==> flow/design.v <==
`timescale 1ns / 1ps
module uart_rx_top(
input clk, rst, baud_pulse, rx, sticky_parity, eps,
input pen,
input [1:0] wls,
output reg push,
output reg pe, fe, bi
    );
typedef enum logic [2:0] {idle = 0, start = 1, read = 2, parity = 3, stop = 4} state_type;
state_type state = idle;
reg rx_reg = 1'b1;
wire fall_edge;
always@(posedge clk)
begin
rx_reg <= rx;
end
assign fall_edge = rx_reg;
 reg [2:0] bitcnt;
 reg [3:0] count = 0;
 reg [7:0] dout =0;
 reg pe_reg;  
always@(posedge clk, posedge rst)    
 begin
 if(rst)
  begin
  state <= idle;
  push  <= 1'b0;
  pe    <= 1'b0;
  fe    <= 1'b0;
  bi    <= 1'b0;
  bitcnt <= 8'h00;
  end
 else
   begin
      push  <= 1'b0;
      if(baud_pulse)
         begin
                   case(state)
                           idle : 
                           begin
                             if(!fall_edge)
                             begin
                             state <= start;
                             count <= 5'd15;
                             end
                             else
                             begin
                             state <= idle;
                             end
                           end
                           start:
                           begin
                           count <= count - 1;
                           if(count == 5'd7)
                                begin
                                     if(rx == 1'b1)
                                       begin
                                       state <= idle;
                                       count <= 5'd15;
                                       end
                                      else
                                       begin
                                       state <= start;
                                       end
                                end
                           else if (count == 0)
                                 begin
                                 state <= read;
                                 count <= 5'd15;
                                 bitcnt <= {1'b1,wls};
                                 end
                           end
                           read: begin
                               count <= count - 1;
                                if(count == 5'd7)
                                begin
                                            case(wls)
                                            2'b00: dout <= {3'b000, rx, dout[4:1]}; 
                                            2'b01: dout <= {2'b00 , rx, dout[5:1]}; 
                                            2'b10: dout <= {1'b0  , rx, dout[6:1]}; 
                                            2'b11: dout <= {        rx, dout[7:1]}; 
                                            endcase
                                            state <= read;
                                end
                               else if (count == 0)
                                begin
                                        if(bitcnt == 0)
                                               begin
                                                                 case({sticky_parity, eps})
                                                                 2'b00: pe_reg <= ~^{rx,dout};  
                                                                 2'b01: pe_reg <= ^{rx,dout};  
                                                                 2'b10: pe_reg <= ~rx;  
                                                                 2'b00: pe_reg <= rx;  
                                                                 endcase
                                                       if(pen == 1'b1)
                                                             begin
                                                                 state <= parity;
                                                                 count  <= 5'd15;
                                                              end
                                                          else 
                                                                begin
                                                                state <= stop; 
                                                                count  <= 5'd15;
                                                                end
                                                         end   
                                           else
                                                      begin
                                                      bitcnt <= bitcnt - 1;
                                                      state  <= read;
                                                      count  <= 5'd15;
                                                      end   
                                 end
                           end
                           parity: 
                           begin
                                 count <= count - 1;
                                         if(count == 5'd7)
                                            begin
                                             pe <= pe_reg;
                                             state <= parity;
                                            end
                                       else if (count == 0)
                                             begin
                                             state <= stop;
                                             count <= 5'd15;
                                             end
                           end
                           stop : begin
                                  count <= count - 1;
                                      if(count == 5'd7)
                                            begin
                                             fe    <= ~rx;
                                             push  <= 1'b1;
                                             state <= stop;
                                            end
                                       else if (count == 0)
                                             begin
                                             state <= idle;
                                             count <= 5'd15;
                                             end
                                  end
                           default: ;
                   endcase
         end
   end
 end   
endmodule
# [Reports on uart_rx_top]
# What the tools print for uart_rx_top, step after step.
# Lines are those of the file above, counted from 1.
# Operators: Yosys type, input widths -> output width; for muxes data width and select width s.
# Cell names lack the library's common part.
# A cell with - has no value.
[inputs] design="uart_rx_top" clock_port="clk" library="sky130hd" pvt_corner="tt_025C_1v80"

# [After elaboration]
# Yosys after proc, flatten, opt, wreduce and memory -nomap, before mapping. Memory bits, and registers merged into a memory's read port (data or address), are not among the register bits. Print and check cells are not counted. Equal cells are merged and count once.
[op_classes] add_sub_neg=2 eq_ne=20 mux=30 n_logic=3 n_reduce_logical=18
[op_table] op="$mux 3" count=15
[op_table] op="$pmux 8 s4" count=1
[op_table] op="$mux 4" count=5
[op_table] op="$pmux 3 s5" count=1
[op_table] op="$reduce_and 7->1" count=2
[op_table] op="$ne 2x2->1 const B" count=6
[op_table] op="$ne 3x3->1 const B" count=4
[op_table] op="$pmux 4 s3" count=1
[op_table] op="$reduce_xnor 9->1" count=1
[op_table] op="$reduce_xor 9->1" count=1
[op_table] op="$reduce_and 4->1" count=2
[op_table] op="$eq 2x2->1 const B" count=3
[op_table] op="$eq 3x2->1 const B" count=2
[op_table] op="$logic_not 3->1" count=2
[op_table] op="$reduce_and 3->1" count=2
[op_table] op="$reduce_and 6->1" count=1
[op_table] op="$pmux 3 s2" count=1
[op_table] op="$reduce_bool 5->1" count=1
[op_table] op="$mux 1" count=5
[op_table] op="$eq 2x1->1 const B" count=2
[op_table] op="$logic_not 2->1" count=2
[op_table] op="$sub 4x1->4 const B" count=1
[op_table] op="$eq 4x3->1 const B" count=1
[op_table] op="$logic_not 4->1" count=1
[op_table] op="$not 1->1" count=3
[op_table] op="$sub 3x1->3 const B" count=1
[op_table] op="$eq 3x1->1 const B" count=1
[op_table] op="$eq 3x3->1 const B" count=1
# Not listed: further kinds 4, cells in them 4.
[word_totals] ff_bits=23 input_bits=9 output_inout_bits=4

# [Logic depth]
# Depth = most cells in a row (Yosys ltp): at word level without a register or memory, in the mapped netlist without a sequential cell, where the memories' decode and read muxes count.
[depth] ltp_word=5 ABC_AREA=0 mapped_depth=7

# [Synthesis result]
# Yosys stat after the flow's synthesis: flattened, memories mapped to cells. It holds for the ABC_AREA given above (unset counts as 0); a run with the other value may have another netlist.
# The area totals of this step are shown rounded.
[types] type="edfxtp_1" count=13 type_area_um2=390.374
[types] type="dfrtp_1" count=9 type_area_um2=225.216
[types] type="ha_1" count=7 type_area_um2=87.584
[types] type="xnor2_1" count=8 type_area_um2=70.067
[types] type="nand2_1" count=15 type_area_um2=56.304
[types] type="inv_1" count=13 type_area_um2=48.797
[types] type="o21ai_0" count=9 type_area_um2=45.043
[types] type="nor2_1" count=11 type_area_um2=41.29
[types] type="mux2i_1" count=3 type_area_um2=30.029
[types] type="mux2_1" count=2 type_area_um2=22.522
[types] type="dfxtp_1" count=1 type_area_um2=20.019
[types] type="nand2b_1" count=3 type_area_um2=18.768
[types] type="nor2b_1" count=3 type_area_um2=18.768
[types] type="nor3b_4" count=1 type_area_um2=18.768
[types] type="o2111ai_1" count=2 type_area_um2=17.517
[types] type="o21ai_2" count=2 type_area_um2=17.517
[types] type="a41oi_2" count=1 type_area_um2=16.266
[types] type="a21oi_1" count=3 type_area_um2=15.014
# Not listed: further types 30, cells in them 35.
[mapped] mapped_cells=141 yosys_area_um2=1433 seq_area_um2=635.6 flip_flops=23 n_buf=5

# [Path before layout]
# OpenSTA on the mapped netlist: ideal clock, no wires. The path of least setup slack (recovery checks aside). Input and output delay are each 20% of the period. Register names are those of the netlist, which keeps one name where synthesis merged equal registers.
[synth_timing] kind="register to register" from="reg count[0]" to="reg pe_reg" period_ns=2.31 setup_time_ns=0.326 launch_ns=0.000 arrival_time_ns=1.336 required_time_ns=1.984 setup_slack_ns=0.648 delay_ns=1.662 stages=5 period_less_setup_slack_ns=1.662
# "delay_ns" = arrival - input delay + setup time.
# "stages": output pins that drive a net of the path, with the launching flip-flop's if there is one; two outputs of one cell count as two.
# "period_less_setup_slack_ns" is the clock period less the worst setup slack; recovery checks do not enter. This is arithmetic on one report: input and output delays are still those of the set period (20% each).
# The rows between start and end are the longest chain of elaborated cells between them; the timing report does not say that the signal goes this way. Where chains are equally long, one stands for them.
# A line is the first line of the expression or statement that the cell stems from. Yosys adds cells for indexed reads and writes and turns some case tables into memories.
# At most two assigning lines are given for a register; there are more.
[synth_via] path_cell_list="edfxtp_1 -> inv_1 -> ha_1 -> or3b_1 -> nor4_1" elab_chain_len=3 cells_between=4 cone_classes="1 x eq/ne; 1 x logic; 2 x reduce/logical"
[synth_rtl] element="start: declaration" line_no=19 text="reg [3:0] count = 0;"
[synth_rtl] element="start: assignment" line_no=53 text="count <= count - 1;"
[synth_rtl] element="start: assignment" line_no=74 text="count <= count - 1;"
[synth_rtl] element="$eq 4x3->1" line_no=75 text="if(count == 5'd7)"
[synth_rtl] element="$not 1->1"
[synth_rtl] element="$reduce_and 7->1"
[synth_rtl] element="end: assignment" line_no=90 text="2'b00: pe_reg <= ~^{rx,dout};"
[synth_rtl] element="end: assignment" line_no=91 text="2'b01: pe_reg <= ^{rx,dout};"
[synth_rtl] element="end: declaration" line_no=21 text="reg pe_reg;"

# [Worst path after layout]
# From the final timing report of flow run A: the path of least setup slack in the routed layout; clock arrival at registers is part of the times.
[layout_timing] kind="register to register" from="reg count[0]" to="reg pe_reg" period_ns=2.56 setup_time_ns=0.31 launch_ns=0.26 arrival_time_ns=1.81 required_time_ns=2.51 setup_slack_ns=0.70 stages=5
# The rows between start and end are the longest chain of elaborated cells between them; the timing report does not say that the signal goes this way. Where chains are equally long, one stands for them.
# At most two assigning lines are given for a register; there are more.
[layout_via] path_cell_list="edfxtp_1 -> inv_1 -> ha_1 -> or3b_1 -> nor4_1" elab_chain_len=3 cells_between=4 cone_classes="1 x eq/ne; 1 x logic; 2 x reduce/logical"
[layout_rtl] element="start: declaration" line_no=19 text="reg [3:0] count = 0;"
[layout_rtl] element="start: assignment" line_no=53 text="count <= count - 1;"
[layout_rtl] element="start: assignment" line_no=74 text="count <= count - 1;"
[layout_rtl] element="$eq 4x3->1" line_no=75 text="if(count == 5'd7)"
[layout_rtl] element="$not 1->1"
[layout_rtl] element="$reduce_and 7->1"
[layout_rtl] element="end: assignment" line_no=90 text="2'b00: pe_reg <= ~^{rx,dout};"
[layout_rtl] element="end: assignment" line_no=91 text="2'b01: pe_reg <= ^{rx,dout};"
[layout_rtl] element="end: declaration" line_no=21 text="reg pe_reg;"

# Stored flow runs of uart_rx_top (2 of them; Yosys, OpenROAD, sky130hd). They differ in their settings and are not a sequence. Constraints: input delay and output delay 20% of the set period each, output load 0.01 pF.
# "final_power_mw": no workload was simulated; the value follows from the tool's default switching activity.
# The measured numbers are rounded.
run="flow run A" settings period_ns=2.56 CORE_UTILIZATION=31 PLACE_DENSITY_LB_ADDON=0.09 CORE_ASPECT_RATIO=1.31 CELL_PAD_IN_SITES_GLOBAL_PLACEMENT=3 GPL_ROUTABILITY_DRIVEN=1 CTS_CLUSTER_SIZE=81 CAP_MARGIN=20 CORE_MARGIN=2 SLEW_MARGIN=20
run="flow run A" results final_setup_ws_ns=0.698 ys_area_um2=1433 final_power_mw=1.107 final_cell_area_um2=1643 die_um2=5186
run="flow run B" settings period_ns=1.57 CORE_UTILIZATION=50 PLACE_DENSITY_LB_ADDON=0.23 CORE_ASPECT_RATIO=1.07 CELL_PAD_IN_SITES_GLOBAL_PLACEMENT=1 TNS_END_PERCENT=50 ABC_AREA=1 GPL_ROUTABILITY_DRIVEN=0 CTS_CLUSTER_SIZE=11 MAX_ROUTING_LAYER="met5" CAP_MARGIN=20 CORE_MARGIN=2 SLEW_MARGIN=20
run="flow run B" results die_um2=3280 final_cell_area_um2=1774 final_power_mw=1.006 ys_area_um2=1419 final_setup_ws_ns=0.043
